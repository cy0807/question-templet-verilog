==> flow/design.v <==
module Ram_Sig
#(
  parameter WIDTH = 8,
  parameter DEPTH = 128
)
(
  input  wire                       clk      ,
  input  wire                       rst_n    ,
  input  wire                       wren     ,
  input  wire [WIDTH-1:0]           data_in  ,
  input  wire [$clog2(DEPTH)-1:0]   addr     ,
  output wire [WIDTH-1:0]           data_out
);
reg [WIDTH-1:0] mem [DEPTH-1:0];
reg [WIDTH-1:0] data_rd;
reg wren_r;
always@(posedge clk or negedge rst_n) begin
  if(!rst_n) begin
    data_rd <= 0;
  end
  else if(!wren) begin
    data_rd <= mem[addr];
  end
end
always@(posedge clk) begin
  if(wren) begin
    mem[addr] <= data_in;
  end
end
assign data_out = data_rd;
endmodule
Reports on Ram_Sig
The steps from the RTL of Ram_Sig to its reports follow in flow order.
Lines are those of the file above, counted from 1.
Operators: Yosys type, input widths -> output width; for muxes data width and select width s.
{ "inputs": {"top": "Ram_Sig", "clk_port": "clk", "lib": "sky130hd", "pvt_corner": "tt_025C_1v80"} }

After elaboration
Source: Yosys, flattened and elaborated, memories not mapped. Widths are those after wreduce; folded enables and synchronous resets count as part of the registers. Registers that Yosys merges into a memory's read port (data or address) are not register bits. Print and check cells do not count. Equal cells are merged and count once.
Yosys's memory passes give these memory sizes; they may raise the number of words (mostly to a power of two), join words into wider ones and drop unused or constant bits.
{ "op_classes": {"mux": 3, "reduce_and_logical": 2} }
{ "ops": {"columns": ["operator", "n"], "rows": [
  ["$mux 8", 1],
  ["$mux 7", 1],
  ["$logic_not 1->1", 2],
  ["$mux 1", 1]
]} }
{ "bits": {"reg_bits": 0, "n_memories": 1, "clocked_rd_ports_x_width": 8, "out_inout_bits": 8, "inputBits": 18, "ramBits": 1024} }
{ "memory_table": {"columns": ["memory", "words", "width", "rd", "wr", "line_no", "rtl"], "rows": [
  ["mem", 128, 8, 1, 1, 14, "reg [WIDTH-1:0] mem [DEPTH-1:0];"]
]} }

Logic depth
Longest topological path by Yosys (ltp), each cell counted once; first at word level (registers and memories cut), then after technology mapping (sequential cells cut; the memories' decode and read muxes count).
{ "depth": {"word_depth": 1, "abc_area": 0, "mapped_depth": 11, "mapped_depth_nobuf": 7} }

Netlist
The flow's flattened synthesis, as Yosys stat reports it; memories are mapped. The netlist is that of the ABC_AREA named above (0 if unset); the other value can give another one.
{ "by_type": {"columns": ["type", "n", "area_total_um2"], "rows": [
  ["sky130_fd_sc_hd__edfxtp_1", 1024, 3.07E+04],
  ["sky130_fd_sc_hd__mux2i_1", 178, 1.78E+03],
  ["sky130_fd_sc_hd__mux4_2", 58, 1.31E+03],
  ["sky130_fd_sc_hd__a221oi_1", 88, 770.739],
  ["sky130_fd_sc_hd__nor2_1", 192, 720.691],
  ["sky130_fd_sc_hd__a22oi_1", 76, 570.547],
  ["sky130_fd_sc_hd__mux2_2", 46, 517.997],
  ["sky130_fd_sc_hd__a21oi_1", 70, 350.336],
  ["sky130_fd_sc_hd__buf_2", 70, 350.336],
  ["sky130_fd_sc_hd__o22ai_1", 51, 319.056],
  ["sky130_fd_sc_hd__o21ai_0", 60, 300.288],
  ["sky130_fd_sc_hd__nand2_1", 79, 296.534],
  ["sky130_fd_sc_hd__buf_4", 31, 232.723],
  ["sky130_fd_sc_hd__buf_6", 18, 202.694],
  ["sky130_fd_sc_hd__dfrtp_1", 8, 200.192],
  ["sky130_fd_sc_hd__a221o_1", 19, 190.182],
  ["sky130_fd_sc_hd__a22o_1", 19, 166.41],
  ["sky130_fd_sc_hd__clkbuf_1", 32, 120.115]
]} }
Not listed: further types 51, cells in them 199.
{ "mapped": {"yosys_area_um2": 40657.7, "n_buf": 156, "ffs": 1032, "seqArea_um2": 30949.7, "cell_count": 2318} }

Worst setup path after synthesis
OpenSTA on the mapped netlist: ideal clock, no wires. The path of least setup slack (recovery checks aside). Input and output delay are each 20% of the period. Register names are those of the netlist, which keeps one name where synthesis merged equal registers.
{ "synth_path": {"path_kind": "in2reg", "start": "in addr[2]", "end": "mem mem[32][0]", "launch_ps": 826, "t_arrival_ps": 2626, "path_buffers": 7, "delay_ps": 2170, "setup_slack_ps": 1133, "input_delay_ps": 826, "path_stages": 10, "setup_time_ps": 370, "period_ps": 4130, "period_less_setup_slack_ps": 2997} }
"delay_ps" is the arrival time less input delay plus setup time.
"path_stages" counts driving pins, that of a launching flip-flop among them; a cell with two outputs on the path counts twice.
"period_less_setup_slack_ps" = period - worst setup slack (recovery checks aside). The figure is calculated, with input and output delays left at 20% of the set period.
Between the ends stands the longest chain of elaborated cells between them, by number of cells; it is not shown to be the way that was timed. Of several equally long chains one is given.
A line is the first line of the expression or statement that the cell stems from. Yosys adds cells for indexed reads and writes and turns some case tables into memories.
{ "synth_between": {"path_cell_list": "sky130_fd_sc_hd__buf_6 > sky130_fd_sc_hd__buf_6 > sky130_fd_sc_hd__buf_6 > sky130_fd_sc_hd__buf_4 > sky130_fd_sc_hd__buf_4 > sky130_fd_sc_hd__buf_2 > sky130_fd_sc_hd__nor2_1 > sky130_fd_sc_hd__nand2_1 > sky130_fd_sc_hd__buf_2 > sky130_fd_sc_hd__nor2_1", "elab_chain_len": 1, "cone_cells": 1} }
{ "synth_lines": {"columns": ["element", "line_no", "rtl"], "rows": [
  ["start: declaration", 11, "input  wire [$clog2(DEPTH)-1:0]   addr     ,"],
  ["$mux 7", 26, "if(wren) begin"],
  ["end: declaration", 14, "reg [WIDTH-1:0] mem [DEPTH-1:0];"]
]} }

Timing after layout
From the final timing report of flow run A: the path of least setup slack in the routed layout; clock arrival at registers is part of the times.
The path's times are printed in steps of 10 ps; the period is the one set.
{ "layout_path": {"path_kind": "in2reg", "start": "in addr[3]", "end": "reg data_rd[7]", "input_delay_ps": 740, "path_buffers": 3, "period_ps": 3690, "launch_ps": 740, "t_arrival_ps": 4010, "setup_time_ps": 60, "setup_slack_ps": 310, "path_stages": 9} }
{ "layout_between": {"path_cell_list": "sky130_fd_sc_hd__clkdlybuf4s50_1 > sky130_fd_sc_hd__inv_1 > sky130_fd_sc_hd__buf_4 > sky130_fd_sc_hd__nor2_1 > sky130_fd_sc_hd__buf_4 > sky130_fd_sc_hd__nand2_1 > sky130_fd_sc_hd__o21ai_1 > sky130_fd_sc_hd__a21oi_1 > sky130_fd_sc_hd__a41oi_1"} }
{ "layout_lines": {"columns": ["element", "line_no", "rtl"], "rows": [
  ["start: declaration", 11, "input  wire [$clog2(DEPTH)-1:0]   addr     ,"],
  ["end: declaration", 15, "reg [WIDTH-1:0] data_rd;"]
]} }
Chain of elaborated cells between the ends: none given.

Memo
Re: implementation data of Ram_Sig

2 stored runs of Ram_Sig in the flow (synthesis by Yosys, layout by OpenROAD, sky130hd cells), in arbitrary order. Constraints: input delay and output delay 20% of the set period each, output load 0.01 pF.
"reached clock period" is the run's clock period less its worst setup slack. It is reckoned from that one timing run; input and output delays stay at 20% of the period that was set.
"critical setup path time": the worst setup path's part of the clock period (all of it between registers, 20% less for each end at a port) less its slack. A launch clock that arrives late makes it longer, a capture clock that arrives late makes it shorter.
"critical setup path time" is known to 10 ps.

==> flow run A: settings <==
{ "period_ns": 3.69, "CORE_UTILIZATION": 40, "SETUP_SLACK_MARGIN": 0.36, "PLACE_DENSITY_LB_ADDON": 0.19, "CORE_MARGIN": 7, "TNS_END_PERCENT": 75, "ABC_AREA": 0, "GPL_TIMING_DRIVEN": 1, "GPL_ROUTABILITY_DRIVEN": 0, "CTS_CLUSTER_SIZE": 52, "CTS_CLUSTER_DIAMETER": 200, "CAP_MARGIN": 35, "MIN_ROUTING_LAYER": "met2", "MAX_ROUTING_LAYER": "met4", "SLEW_MARGIN": 20 }
==> flow run A: results <==
chip area after synthesis (Yosys): 40657.7 µm²
lowest setup slack: 313 ps
reached clock period: 3377 ps
critical setup path time: 2640 ps
kind of the worst setup path: in2reg
standard-cell area after layout: 45333.5 µm²
full die area: 110766.0 µm²

==> flow run B: settings <==
{ "period_ns": 3.9, "CORE_UTILIZATION": 55, "PLACE_DENSITY_LB_ADDON": 0.16, "CORE_ASPECT_RATIO": 1.22, "CORE_MARGIN": 6, "CELL_PAD_IN_SITES_GLOBAL_PLACEMENT": 0, "ABC_AREA": 0, "GPL_TIMING_DRIVEN": 1, "GPL_ROUTABILITY_DRIVEN": 0, "CTS_CLUSTER_SIZE": 95, "CTS_CLUSTER_DIAMETER": 33, "CAP_MARGIN": 30, "MAX_ROUTING_LAYER": "met4", "SLEW_MARGIN": 20 }
==> flow run B: results <==
lowest setup slack: 691 ps
chip area after synthesis (Yosys): 40657.7 µm²
standard-cell area after layout: 48330.1 µm²
full die area: 80624.4 µm²
reached clock period: 3209 ps
critical setup path time: 2430 ps
kind of the worst setup path: in2reg
