==> flow/design.v <==
module both_clocking 
#( 
  parameter WIDTH = 32
)
(
  input wire clk,
  input wire rst_n,
  input  wire master_valid,
  input  wire [WIDTH-1:0] master_data,
  output wire master_ready,
  output wire slave_valid,
  output wire [WIDTH-1:0] slave_data,
  input  wire slave_ready
);
reg [WIDTH-1:0] data0_reg, data1_reg;
reg [1:0] valid_reg;
wire shake_master = master_valid & master_ready;
wire shake_slave = slave_valid & slave_ready;
assign master_ready = ~valid_reg[0];
assign slave_valid = valid_reg[1];
assign slave_data = data1_reg;
always@(posedge clk or negedge rst_n) begin
  if(!rst_n) begin
    valid_reg <= 2'b00;
    data0_reg <= 0;
    data1_reg <= 0;
  end
  else if(shake_master & shake_slave) begin
    data1_reg <= master_data;
  end
  else if(shake_master) begin
    if(valid_reg == 2'b00) begin
      data1_reg <= master_data;
      valid_reg = 2'b10;
    end
    else if(valid_reg == 2'b10) begin
      data0_reg <= master_data;
      valid_reg = 2'b11;
    end
  end
  else if(shake_slave) begin
    if(valid_reg == 2'b11) begin
      data1_reg <= data0_reg;
      valid_reg = 2'b10;
    end
    else if(valid_reg == 2'b10) begin
      valid_reg = 2'b00;
    end
  end
end
endmodule
# Step by step through the tools: both_clocking
# What the tools print for both_clocking, step after step.
# Line numbers count from 1 in the design file above.
# Cell names lack the library's common part.
# A cell with n/a has no value.
# design
top	both_clocking
clock_port	clk
lib	sky130hd
pvt_corner	tt_025C_1v80

# Word-level counts
# Yosys after proc, flatten, opt, wreduce and memory -nomap, before mapping. Memory bits, and registers merged into a memory's read port (data or address), are not among the register bits. Print and check cells are not counted. Equal cells are merged and count once.
# op_classes
addsub	0
multipliers	0
div	0
cmp	0
n_eq	4
shift	0
muxes	11
bitwise	6
reduce_logical	8
# ops
operator	n
2-to-1 mux 32 bit	5
2-to-1 mux 2 bit	6
nonzero test 3 bit	3
AND reduction 4 bit	2
inequality test 3 x 1 -> 1 bit with constant B	2
== test 2 bit with constant B	2
AND 1 bit	3
inverter 1 bit	3
AND reduction 3 bit	1
logical NOT 2 bit	1
nonzero test 2 bit	1
# word_totals
reg_bits	66
latch_bits	0
mem_bits_rw	0
mem_bits_ro	0
clocked_rd_ports_x_width	0
n_memories	0

# Logic depth
# Yosys ltp: most cells in a row. Word level: on the elaborated netlist, between registers, memories and ports. Mapped: between sequential cells and ports; inverters and the memories' decode and read muxes count.
# logic_depth
depth_word	5
abc_area	0
depth_mapped	7

# Netlist
# Source: synth_stat.txt of the flow (Yosys; design flattened, memories mapped). It holds for the ABC_AREA given above (unset counts as 0); a run with the other value may have another netlist.
# The area totals of this step are shown rounded.
# by_type
type	n	type_area_um2
dfrtp_1	66	1.65E+03
mux2_2	88	990.95
mux2_4	7	105.101
buf_6	3	33.782
buf_2	6	30.029
a221oi_4	1	26.275
ha_1	2	25.024
nand2b_4	1	13.763
mux2_1	1	11.261
nand2_1	3	11.261
a31o_2	1	8.758
a21boi_0	1	7.507
nand2_2	1	6.256
nand3_1	1	5.005
o21ai_0	1	5.005
inv_1	1	3.754
inv_2	1	3.754
# synth_totals
mapped_cells	185
yosys_area_um2	2940
seqArea_um2	1650
ff_cells	66

# Timing after synthesis
# Source: OpenSTA report_checks on the synthesized netlist (no wires, ideal clock, input and output delay 20% of the period each), path of least setup slack; recovery checks are left aside. Register names are those of the netlist, which keeps one name where synthesis merged equal registers.
# synth_path
path_type	input-to-reg
startpoint	in master_valid
endpoint	reg data1_reg[20]
tclk_ps	3820
t_first_pin_ps	764
t_arrival_ps	2239
t_required_ps	3695
slack_ps	1456
delay_ps	1600
stages	7
synth_period_reached_ps	2364
# "delay_ps" = arrival - input delay + setup time.
# "stages" counts driving pins, that of a launching flip-flop among them; a cell with two outputs on the path counts twice.
# "synth_period_reached_ps" is the clock period less the worst setup slack; recovery checks do not enter. This is arithmetic on one report: input and output delays are still those of the set period (20% each).
# Between the ends stands the longest chain of elaborated cells between them, by number of cells; it is not shown to be the way that was timed. Of several equally long chains one is given.
# A line is the first line of the expression or statement that the cell stems from. Yosys adds cells for indexed reads and writes and turns some case tables into memories.
# At most two assigning lines are given for a register; there are more.
# synth_between
cell_sequence	nand2b_4 > inv_2 > buf_2 > ha_1 > a221oi_4 > buf_6 > mux2_2
elab_chain_cells	4
# synth_rtl
item	line_no	source
from (decl)	8	input  wire master_valid,
AND 1 bit	17	wire shake_master = master_valid & master_ready;
AND 1 bit	28	else if(shake_master & shake_slave) begin
inequality test 3 x 1 -> 1 bit	n/a
AND reduction 3 bit	n/a
to (assign)	29	data1_reg <= master_data;
to (assign)	33	data1_reg <= master_data;
to (decl)	15	reg [WIDTH-1:0] data0_reg, data1_reg;

# Timing after layout
# Path of least setup slack in the final report of flow run A (OpenROAD, finished layout, wires in). Where an end is a register, its clock arrival counts in the times.
# The path's times are printed in steps of 10 ps; the period is the one set.
# layout_path
path_type	reg-to-reg
startpoint	reg valid_reg[0]
endpoint	reg data0_reg[3]
tclk_ps	1280
t_first_pin_ps	330
t_arrival_ps	1990
t_required_ps	1490
slack_ps	-500
stages	10
# Between the ends stands the longest chain of elaborated cells between them, by number of cells; it is not shown to be the way that was timed. Of several equally long chains one is given.
# At most two assigning lines are given for a register; there are more.
# layout_between
cell_sequence	dfrtp_1 > nand2b_4 > inv_4 > ha_4 > buf_4 > buf_6 > nand3_4 > buf_12 > buf_16 > mux2_2
elab_chain_cells	5
# layout_rtl
item	line_no	source
from (decl)	16	reg [1:0] valid_reg;
from (assign)	24	valid_reg <= 2'b00;
from (assign)	34	valid_reg = 2'b10;
inverter 1 bit	19	assign master_ready = ~valid_reg[0];
AND 1 bit	17	wire shake_master = master_valid & master_ready;
AND 1 bit	28	else if(shake_master & shake_slave) begin
inverter 1 bit	n/a
AND reduction 4 bit	n/a
to (assign)	25	data0_reg <= 0;
to (assign)	37	data0_reg <= master_data;
to (decl)	15	reg [WIDTH-1:0] data0_reg, data1_reg;

Add stored flow runs of both_clocking

Settings and measured results of 2 stored flow runs for module both_clocking (sky130hd), not sorted in any way. The constraints put input and output delay at 20% of the set period each and load the outputs with 0.01 pF.
"critical_path_time_ps": the worst setup path's part of the clock period (all of it between registers, 20% less for each end at a port) less its slack. A launch clock that arrives late makes it longer, a capture clock that arrives late makes it shorter.
"final_power_mw" rests on the timing tool's default activity at the inputs, not on a simulated workload.
"critical_path_time_ps" is known to 10 ps.
Values from the reports are rounded here.

Flow run A, flow files:
==> flow/run.sh <==
#!/bin/bash
# the make line also repeats the synthesis and layout settings of config.mk as NAME=value (left out here)
make -C /OpenROAD-flow-scripts/flow DESIGN_CONFIG=/design/flow/config.mk WORK_HOME=/design/flow/orfs CLKGATE_MAP_FILE= finish
==> flow/config.mk <==
export PLATFORM = sky130hd
export DESIGN_NAME = both_clocking
export DESIGN_NICKNAME = both_clocking
export VERILOG_FILES = /design/flow/design.v
export SDC_FILE = /design/flow/constraint.sdc
export NUM_CORES = 4
export LEC_CHECK = 0
export CAP_MARGIN = 20
export CORE_MARGIN = 2
export CORE_UTILIZATION = 40
export SLEW_MARGIN = 20
==> flow/constraint.sdc <==
create_clock -name core_clock -period 1.28 [get_ports {clk}]
set_input_delay 0.2560 -clock core_clock [delete_from_list [all_inputs] [get_ports {clk}]]
set_output_delay 0.2560 -clock core_clock [all_outputs]
set_load 0.01 [all_outputs]

==> results of flow run A, as CSV <==
result,value
tns_ps,-29100
ws_setup_ps,-500
yosys_chip_area_um2,2940
finish.utilization_pct,60.0
final_power_mw,10.1
design_die_area_um2,8050
critical_path_time_ps,1780
worst_path_kind,"reg-to-reg"

Flow run B, flow files:
==> flow/run.sh <==
#!/bin/bash
# the make line also repeats the synthesis and layout settings of config.mk as NAME=value (left out here)
make -C /OpenROAD-flow-scripts/flow DESIGN_CONFIG=/design/flow/config.mk WORK_HOME=/design/flow/orfs CLKGATE_MAP_FILE= finish
==> flow/config.mk <==
export PLATFORM = sky130hd
export DESIGN_NAME = both_clocking
export DESIGN_NICKNAME = both_clocking
export VERILOG_FILES = /design/flow/design.v
export SDC_FILE = /design/flow/constraint.sdc
export NUM_CORES = 4
export LEC_CHECK = 0
export ABC_AREA = 1
export CAP_MARGIN = 15
export CELL_PAD_IN_SITES_DETAIL_PLACEMENT = 1
export CELL_PAD_IN_SITES_GLOBAL_PLACEMENT = 1
export CORE_MARGIN = 2
export CORE_UTILIZATION = 65
export HOLD_SLACK_MARGIN = 0.23
export MAX_ROUTING_LAYER = met4
export PLACE_DENSITY = 0.47
export SETUP_SLACK_MARGIN = 0.28
export SLEW_MARGIN = 20
==> flow/constraint.sdc <==
create_clock -name core_clock -period 3.1 [get_ports {clk}]
set_input_delay 0.6200 -clock core_clock [delete_from_list [all_inputs] [get_ports {clk}]]
set_output_delay 0.6200 -clock core_clock [all_outputs]
set_load 0.01 [all_outputs]

Flow run B: stopped before the end: placement reported GPL-0301
