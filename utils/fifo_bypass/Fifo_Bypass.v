==> flow/design.v <==
module Fifo_Bypass
#(
  WIDTH=8,
  DEPTH=128
)
(
  input                       clk           ,
  input                       rst_n         ,
  input                       wr_en         ,
  input   [WIDTH-1:0]         wr_data       ,
  input                       rd_en         ,
  output  [WIDTH-1:0]         rd_data       ,
  output                      empty         ,
  output                      almostempty   ,
  output                      full          ,
  output                      almostfull    ,
  output  [$clog2(DEPTH):0]   data_cnt
);
wire wr_en_fifo, rd_en_fifo, rd_bypass;
wire [WIDTH-1:0] rd_data_fifo;
assign rd_bypass = rd_en && wr_en && empty;
assign wr_en_fifo = wr_en && !rd_bypass;
assign rd_en_fifo = rd_en && !rd_bypass;
assign rd_data = rd_bypass ? wr_data : rd_data_fifo;
Fifo_Sync 
#(
  .WIDTH(WIDTH),
  .DEPTH(DEPTH)
)
Fifo_Sync_inst
(
  .clk         (clk          ),
  .rst_n       (rst_n        ),
  .wr_en       (wr_en_fifo   ),
  .wr_data     (wr_data      ),
  .rd_en       (rd_en_fifo   ),
  .rd_data     (rd_data_fifo ),
  .empty       (empty        ),
  .almostempty (almostempty  ),
  .full        (full         ),
  .almostfull  (almostfull   ),
  .data_cnt    (data_cnt     )  
);
endmodule
module Fifo_Sync 
# 
(
  parameter WIDTH=8,
  parameter DEPTH=128
)
(
  input                       clk         ,
  input                       rst_n       ,
  input                       wr_en       ,
  input   [WIDTH-1:0]         wr_data     ,
  input                       rd_en       ,
  output  [WIDTH-1:0]         rd_data     ,
  output                      empty       ,
  output                      almostempty ,
  output                      full        ,
  output                      almostfull  ,
  output  [$clog2(DEPTH):0]   data_cnt
);
localparam ALMOST_EMPTY=1;       
localparam ALMOST_FULL=DEPTH-1;  
reg [WIDTH-1:0] wr_data_reg;
reg [$clog2(DEPTH)-1:0] wPtr;
reg [$clog2(DEPTH)-1:0] rPtr;
reg [$clog2(DEPTH):0] cnt;
wire fifoWrValid;
wire fifoRdValid;
assign empty = cnt == 0 ? 1:0;
assign almostempty = cnt <= ALMOST_EMPTY ? 1:0;
assign full = cnt == DEPTH ? 1:0;
assign almostfull = cnt >= ALMOST_FULL ? 1:0;
assign fifoWrValid = !full & wr_en;
assign fifoRdValid = !empty & rd_en;
assign data_cnt = cnt;
Ram
#( 
  .WIDTH(WIDTH),
  .DEPTH(DEPTH)
)
Ram_inst
(
  .clk       (clk         ),     
  .wr_en     (fifoWrValid ),
  .wr_addr   (wPtr        ),
  .wr_data   (wr_data     ),
  .rd_addr   (rPtr        ),
  .rd_data   (rd_data     )
);
always @ (posedge clk or negedge rst_n) begin
  if (!rst_n) begin
    wPtr <= 0;
  end
  else if (fifoWrValid) begin
    wPtr <= wPtr + 1'b1;
    if (wPtr == DEPTH-1) begin
      wPtr <= 0;
    end
  end
end
always @ (posedge clk or negedge rst_n) begin
  if (!rst_n) begin
    rPtr <= 0;
  end
  else if (fifoRdValid) begin
    rPtr <= rPtr + 1'b1;  
    if (rPtr == DEPTH-1) begin
      rPtr <= 0;
    end
  end
end  
always @ (posedge clk or negedge rst_n) begin
  if (!rst_n) begin
    cnt <= 0;
  end
  else if (fifoWrValid & !fifoRdValid) begin
    cnt <= cnt+1;
  end
  else if (fifoRdValid & !fifoWrValid) begin
    cnt <= cnt-1;
  end
end
endmodule 
module Ram 
#(
  parameter WIDTH=8,
  parameter DEPTH=128
)
(
  input                        clk       ,
  input                        wr_en     ,            
  input   [$clog2(DEPTH)-1:0]  wr_addr   ,
  input   [WIDTH-1:0]          wr_data   ,
  input   [$clog2(DEPTH)-1:0]  rd_addr   ,
  output  [WIDTH-1:0]          rd_data
);
reg [WIDTH-1:0] mem [0:DEPTH-1];
reg [WIDTH-1:0] rd_data_reg;
always@(posedge clk) begin
  if(wr_en) begin
    mem[wr_addr] <= wr_data;
  end
end
always @(posedge clk) begin
  rd_data_reg <= mem[rd_addr];
end
assign rd_data = rd_data_reg;
endmodule
---- Tool chain data of Fifo_Bypass ----
The steps from the RTL of Fifo_Bypass to its reports follow in flow order.
Line numbers count from 1 in the design file above.
Operators carry their Yosys type and port widths (W data, S select, Z words).
Library cell names are shortened.
A cell with - has no value.
design
  top ..................................... Fifo_Bypass
  clock input ............................. clk
  library ................................. sky130hd
  timing corner ........................... tt_025C_1v80

---- Word-level counts ----
Counts by Yosys on the flattened word-level netlist (proc, flatten, opt, wreduce; memories kept). Register bits leave out memories and registers merged into their read ports (data or address). Print and check cells are left out. Cells with the same type and inputs are merged into one.
Memory sizes are those after Yosys's memory passes, which may raise the word count (mostly to a power of two), join words into wider ones and drop unused or constant bits.
storage and ports
  flip-flop bits (word level) ............. 22
  RAM bits ................................ 1024
  clocked read ports x word width ......... 8
  memories kept ........................... 1
  input port bits ......................... 12
operators by class
  $add $sub $neg .......................... 4
  $lt $le $gt $ge ......................... 2
  equal/unequal tests ..................... 3
  mux-type cells .......................... 12
  bitwise logic cells ..................... 4
  reduce/logical cells .................... 11
memories
  memory                       depth  width  rd ports  write ports  RTL line  RTL
  Fifo_Sync_inst.Ram_inst.mem  128    8      1         1            140       reg [WIDTH-1:0] mem [0:DEPTH-1];
operators with widths
  operator               number
  $mux W8                4
  $mux W7                3
  $add A7 B1 Y7 const B  2
  $eq A7 B7 Y1 const B   2
  $add A8 B1 Y8 const B  1
  $sub A8 B1 Y8 const B  1
  $le A8 B1 Y1 const B   1
  $ge A8 B7 Y1 const B   1
  $eq A8 B8 Y1 const B   1
  $logic_not A8 Y1       1
  $logic_not A1 Y1       5
  $mux W1                5
  $and A1 B1 Y1          4
  $logic_and A1 B1 Y1    4
  $reduce_bool A2 Y1     1

---- Longest topological paths ----
Longest topological path by Yosys (ltp), each cell counted once; first at word level (registers and memories cut), then after technology mapping (sequential cells cut; the memories' decode and read muxes count).
depth
  depth after elaboration ................. 10
  ABC_AREA ................................ 0
  depth in mapped cells ................... 10

---- Mapped cells and area ----
Yosys stat after the flow's synthesis: flattened, memories mapped to cells. It holds for the ABC_AREA given above (unset counts as 0); a run with the other value may have another netlist.
mapped netlist
  cells in the netlist .................... 2104
  synthesis area .......................... 41521.1 µm²
  sequential area ......................... 31460.2 µm²
  mapped flip-flops ....................... 1054
  buffers ................................. 119
cell types
  cell type  number  total area (µm²)
  edfxtp_1   1024    3.07E+04
  mux4_2     189     4.26E+03
  mux2i_1    133     1.33E+03
  nor2_1     159     596.822
  dfrtp_1    22      550.528
  mux2_2     33      371.606
  a22oi_1    36      270.259
  nand2_1    71      266.506
  buf_2      40      200.192
  buf_4      26      195.187
  a211oi_1   25      187.68
  dfxtp_1    8       160.154
  buf_6      13      146.39
  nor2b_1    22      137.632
  a21oi_1    27      135.13
  clkbuf_1   35      131.376
  o22ai_1    21      131.376
  nand3_1    26      130.125
Other cell types: 54; their cells: 194.
By module: a second synthesis without flattening, with its own total; a netlist apart from the flattened one above.
second synthesis, totals
  cell total of the unflattened synthesis .. 1774
  area total of the unflattened synthesis .. 41029.4 µm²
Rows give one instance, submodules left out.
modules
  module       times used  cells  area (µm²)  seq. area (µm²)
  Ram          1           1635   39665.5     30909.6
  Fifo_Sync    1           128    1241.2      550.5
  Fifo_Bypass  1           11     122.6       0.0

---- Path before layout ----
Path of least setup slack by OpenSTA after synthesis, without wires, with an ideal clock, recovery checks aside; 20% of the period is set as input and as output delay. Where synthesis merged equal registers, the netlist keeps one of their names.
path post-synthesis
  kind .................................... input to register
  start point ............................. in rd_en
  end point ............................... mem Fifo_Sync_inst.Ram_inst.mem[107][0]
  clock period ............................ 4.44 ns
  input delay ............................. 0.888 ns
  library setup time ...................... 0.370 ns
  time at the first pin ................... 0.888 ns
  arrival time ............................ 2.569 ns
  required time ........................... 4.070 ns
  setup slack ............................. 1.500 ns
  delay of the path ....................... 2.051 ns
  driving pins on the path ................ 6
  synthesis period reached ................ 2.94 ns
"delay of the path" = arrival - input delay + setup time.
"driving pins on the path" counts driving pins, that of a launching flip-flop among them; a cell with two outputs on the path counts twice.
"synthesis period reached" = period - worst setup slack (recovery checks aside). The figure is calculated, with input and output delays left at 20% of the set period.
The rows between start and end are the longest chain of elaborated cells between them; the timing report does not say that the signal goes this way. Where chains are equally long, one stands for them.
Each line given opens the expression or statement behind the cell; cells for indexed reads and writes are added by Yosys, which also makes memories of some case tables.
The path ends at the enable pin of a flip-flop; only ways to that pin are counted.
on the way, post-synthesis
  path through ............................ or2_2 a41oi_2 and2b_1 nand3_1 clkbuf_1 nor2_1
  length of the longest elaborated chain .. 6
ends and longest elaborated chain, post-synthesis
  element                           RTL line  RTL
  start, declared                   11        input                       rd_en         ,
  $logic_and A1 B1 Y1 (2 in a row)  21        assign rd_bypass = rd_en && wr_en && empty;
  $logic_not A1 Y1                  22        assign wr_en_fifo = wr_en && !rd_bypass;
  $logic_and A1 B1 Y1               22
  $and A1 B1 Y1                     76        assign fifoWrValid = !full & wr_en;
  $mux W7                           143       if(wr_en) begin
  end, declared                     140       reg [WIDTH-1:0] mem [0:DEPTH-1];
Some nets on the timed path still bear RTL names; the line given drives or declares the net.
named nets, post-synthesis
  net                            RTL line
  Fifo_Sync_inst.Ram_inst.wr_en  76

---- Worst path after layout ----
From the final timing report of run A: the path of least setup slack in the routed layout; clock arrival at registers is part of the times.
path after layout
  kind .................................... register to output
  start point ............................. reg Fifo_Sync_inst.cnt[6]
  end point ............................... out rd_data[1]
  clock period ............................ 1.78 ns
  external output delay ................... 0.36 ns
  time at the first pin ................... 0.66 ns
  arrival time ............................ 2.38 ns
  required time ........................... 1.42 ns
  setup slack ............................. -0.96 ns
  driving pins on the path ................ 8
The rows between start and end are the longest chain of elaborated cells between them; the timing report does not say that the signal goes this way. Where chains are equally long, one stands for them.
A register here has more assigning lines than the two given.
on the way, after layout
  path through ............................ dfrtp_1 nor3_4 nand3_2 nor2_4 and3_4 buf_12 mux2_4 buf_6
  length of the longest elaborated chain .. 4
ends and longest elaborated chain, after layout
  element              RTL line  RTL
  start, declared      69        reg [$clog2(DEPTH):0] cnt;
  start, assigned      120       cnt <= cnt+1;
  start, assigned      123       cnt <= cnt-1;
  $logic_not A8 Y1     72        assign empty = cnt == 0 ? 1:0;
  $mux W1              72
  $logic_and A1 B1 Y1  21        assign rd_bypass = rd_en && wr_en && empty;
  $mux W8              24        assign rd_data = rd_bypass ? wr_data : rd_data_fifo;
  end, declared        12        output  [WIDTH-1:0]         rd_data       ,

FLOW RESULTS
============

Flow measurements of Fifo_Bypass on sky130hd: 2 stored runs with different settings, listed in no order. Input and output delays are each 20% of the period that was set; the output load is 0.01 pF.
By "reached clock period" is meant the clock period of the run minus its worst setup slack. This is arithmetic on one report: input and output delays are still those of the set period (20% each).
"critical path time" means the part of the period allowed to the worst setup path (the constraints hold back 20% at inputs and 20% at outputs) less its slack; where the path has registers, the arrival times of their clocks count too.

---- run A ----
settings
  period_ns = 1.78
  CAP_MARGIN = 20
  CORE_MARGIN = 2
  CORE_UTILIZATION = 40
  SLEW_MARGIN = 20
results
  final design utilization ................ 52.4 %
  area of the die ......................... 106397.0 µm²
  sum of negative setup slack ............. -524.016 ns
  worst setup slack after layout .......... -0.959 ns
  area of the standard cells in the finished layout .. 54078.1 µm²
  area of the synthesized netlist ......... 41521.1 µm²
  critical path time ...................... 2.38 ns
  kind of the worst setup path ............ register to output
  reached clock period .................... 2.739 ns

---- run B ----
settings
  period_ns = 2.41
  CORE_UTILIZATION = 47
  SETUP_SLACK_MARGIN = -0.05
  PLACE_DENSITY_LB_ADDON = 0.17
  CORE_ASPECT_RATIO = 0.9
  CORE_MARGIN = 7
  ABC_AREA = 0
  GPL_TIMING_DRIVEN = 1
  CAP_MARGIN = 25
  MIN_ROUTING_LAYER = met1
  SLEW_MARGIN = 20
results
  final design utilization ................ 59.0 %
  area of the die ......................... 96871.0 µm²
  sum of negative setup slack ............. -3.942 ns
  worst setup slack after layout .......... -0.417 ns
  area of the standard cells in the finished layout .. 51678.3 µm²
  area of the synthesized netlist ......... 41521.1 µm²
  critical path time ...................... 2.35 ns
  kind of the worst setup path ............ register to output
  reached clock period .................... 2.827 ns
